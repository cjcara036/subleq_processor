==> flow/design.v <==
module RAM_word #(
		parameter WORD_LENGTH = 16,
		parameter ADDR_LENGTH = 16,
		parameter RESET_VALUE = 0,
		parameter TRIGGER_ADDRESS = 16'h0000
	)(
		input STORE_DATA,
		input bar_RST,
		input [ADDR_LENGTH-1:0] ADDR_IN,
		input [WORD_LENGTH-1:0] DATA_IN,
		output [WORD_LENGTH-1:0] DATA_OUT,
		output DATA_OUT_VALID,
		output [WORD_LENGTH-1:0] RAM_CONTENT
	);
	reg [WORD_LENGTH-1:0] WORD;
	always @(posedge STORE_DATA, negedge bar_RST)
		begin
			if(!bar_RST)
				WORD <= RESET_VALUE;
			else if(STORE_DATA)
				WORD <= DATA_IN;
		end
	assign DATA_OUT = (ADDR_IN==TRIGGER_ADDRESS) ? WORD : {WORD_LENGTH{1'bz}};
	assign DATA_OUT_VALID = (ADDR_IN==TRIGGER_ADDRESS) ? 1'b1 : 1'b0;
	assign RAM_CONTENT = WORD;
endmodule
## Step by step through the tools: RAM_word

Tool output for the design above, in the order of the flow.
Line numbers count from 1 in the design file above.
Operators: Yosys type, input widths -> output width; for muxes data width and select width s.
Library cell names are shortened.
A cell with - has no value.

| inputs | value |
|---|---|
| top module | RAM_word |
| clock | STORE_DATA |
| cell library | sky130hd |
| corner | tt_025C_1v80 |

## Word-level counts

Source: Yosys, flattened and elaborated, memories not mapped. Widths are those after wreduce; folded enables and synchronous resets count as part of the registers. Registers that Yosys merges into a memory's read port (data or address) are not register bits. Print and check cells do not count. Equal cells are merged and count once.

| storage and ports | value |
|---|---|
| output and inout port bits | 33 |
| bits of input ports | 34 |
| register bits | 16 |

| cells by class | value |
|---|---|
| reduce/logical cells | 1 |
| mux-type cells | 2 |

Operator list:

| cell | count |
|---|---|
| $logic_not 16->1 | 1 |
| $mux 16 | 1 |
| $mux 1 | 1 |

## Longest topological paths

Depth = most cells in a row (Yosys ltp): at word level without a register or memory, in the mapped netlist without a sequential cell, where the memories' decode and read muxes count.

| depth | value |
|---|---|
| word-level depth | 2 |
| ABC_AREA | 0 |
| depth in mapped cells | 2 |
| mapped depth without buffers | 2 |

## Mapped cells and area

Source: synth_stat.txt of the flow (Yosys; design flattened, memories mapped). It holds for the ABC_AREA given above (unset counts as 0); a run with the other value may have another netlist.
The area totals of this step are shown rounded.

Cells by type:

| type | count | area in all (um2) |
|---|---|---|
| dfrtp_1 | 16 | 400.384 |
| buf_4 | 16 | 120.115 |
| nor4_1 | 4 | 25.024 |
| and4_1 | 1 | 8.758 |

| synthesis totals | value |
|---|---|
| mapped flip-flops | 16 |
| standard cells after synthesis | 37 |
| synthesis area | 554 um2 |
| sequential part of the area | 400 um2 |

## Path before layout

Path of least setup slack by OpenSTA after synthesis, without wires, with an ideal clock, recovery checks aside; 20% of the period is set as input and as output delay. Where synthesis merged equal registers, the netlist keeps one of their names.

| path after synthesis | value |
|---|---|
| path type | input port to output port |
| start | input ADDR_IN[6] |
| end | output DATA_OUT_VALID |
| stages | 2 |
| path delay | 479 ps |
| input delay | 160 ps |
| slack | 0 ps |
| required time | 639 ps |
| period | 799 ps |
| time at the first pin | 160 ps |
| output delay | 160 ps |
| arrival | 639 ps |
| synthesis period reached | 799 ps |

"path delay" = arrival - input delay + setup time.
At an output port there is no setup time.
"stages": output pins that drive a net of the path, with the launching flip-flop's if there is one; two outputs of one cell count as two.
"synthesis period reached" is the clock period less the worst setup slack; recovery checks do not enter. This is arithmetic on one report: input and output delays are still those of the set period (20% each).
The rows between start and end are the longest chain of elaborated cells between them; the timing report does not say that the signal goes this way. Where chains are equally long, one stands for them.
Each line given opens the expression or statement behind the cell; cells for indexed reads and writes are added by Yosys, which also makes memories of some case tables.

| on the way, after synthesis | value |
|---|---|
| cells stage by stage | nor4_1 > and4_1 |
| cells in the longest elaborated chain | 2 |
| elaborated cells between the ends (all ways) | 2 |
| those cells by class | mux: 1; reduce/logical: 1 |

Ends and longest elaborated chain, after synthesis:

| element | line | source |
|---|---|---|
| start, declared | 9 | `input [ADDR_LENGTH-1:0] ADDR_IN,` |
| $logic_not 16->1 | 24 | `assign DATA_OUT_VALID = (ADDR_IN==TRIGGER_ADDRESS) ? 1'b1 : 1'b0;` |
| $mux 1 | 24 |  |
| end, declared | 12 | `output DATA_OUT_VALID,` |

## Path in the finished layout

Path of least setup slack in the final report of flow run A (OpenROAD, finished layout, wires in). Where an end is a register, its clock arrival counts in the times.
The report prints the path's times to 10 ps; the period is as set.

| path after layout | value |
|---|---|
| path type | flip-flop to output port |
| start | register WORD[3] |
| end | output RAM_CONTENT[3] |
| stages | 2 |
| required time | 510 ps |
| arrival | 810 ps |
| time at the first pin | 280 ps |
| period | 632 ps |
| output delay | 130 ps |
| slack | -300 ps |

| on the way, after layout | value |
|---|---|
| cells stage by stage | dfrtp_1 > buf_2 |
| cells in the longest elaborated chain | 0 |
| elaborated cells between the ends (all ways) | 0 |
| RTL lines with such cells | 0 |

Ends and longest elaborated chain, after layout:

| element | line | source |
|---|---|---|
| start, declared | 15 | `reg [WORD_LENGTH-1:0] WORD;` |
| start, assigned | 19 | `WORD <= RESET_VALUE;` |
| start, assigned | 21 | `WORD <= DATA_IN;` |
| end, declared | 13 | `output [WORD_LENGTH-1:0] RAM_CONTENT` |

Ticket comment

Measured data: module RAM_word, platform sky130hd, 2 stored runs of the flow under differing settings, order arbitrary. Input and output delays are each 20% of the period that was set; the output load is 0.01 pF.
"reached clock period": clock period set for the run, less the worst setup slack. It is reckoned from that one timing run; input and output delays stay at 20% of the period that was set.
"worst setup path time" is the time allowed to the run's worst setup path (the clock period less input and output delay, where it has them) less its slack. Clock arrival times count: a late capture clock shortens it, a late launch clock lengthens it.
By "power consumption" is meant OpenSTA's value without simulated activity: inputs other than the clock are taken to toggle once in ten clock periods, and the tool carries that through the logic.
"worst setup path time" is given in steps of 10 ps.
The results are shown rounded.
A setting shown as -- is not set for that run.

| run name | period_ns | CORE_UTILIZATION | SETUP_SLACK_MARGIN | PLACE_DENSITY_LB_ADDON | CORE_ASPECT_RATIO | CELL_PAD_IN_SITES_DETAIL_PLACEMENT | GPL_ROUTABILITY_DRIVEN | CTS_CLUSTER_SIZE | SLEW_MARGIN | MAX_ROUTING_LAYER | CAP_MARGIN | CORE_MARGIN | netlist area reported by Yosys (um2) | die footprint (um2) | std-cell area (final layout) (um2) | utilization of the finished layout (%) | worst setup path time (ps) | worst path kind | post-route setup TNS (ps) | worst setup slack after layout (ps) | power consumption (mW) | reached clock period (ps) |
|---|---|---|---|---|---|---|---|---|---|---|---|---|---|---|---|---|---|---|---|---|---|---|
| flow run A | 0.632 | 24 | 0.09 | 0.01 | 0.68 | 0 | 0 | 80 | 10 | met5 | 20 | 2 | 554 | 2,720 | 1,020 | 46.3 | 810 | flip-flop to output port | -9,550 | -305 | 2.13 | 937 |
| flow run B | 0.671 | 40 | -- | -- | -- | -- | -- | -- | 20 | -- | 20 | 2 | 554 | 1,700 | 1,030 | 78.9 | 870 | flip-flop to output port | -9,960 | -336 | 2.10 | 1,007 |
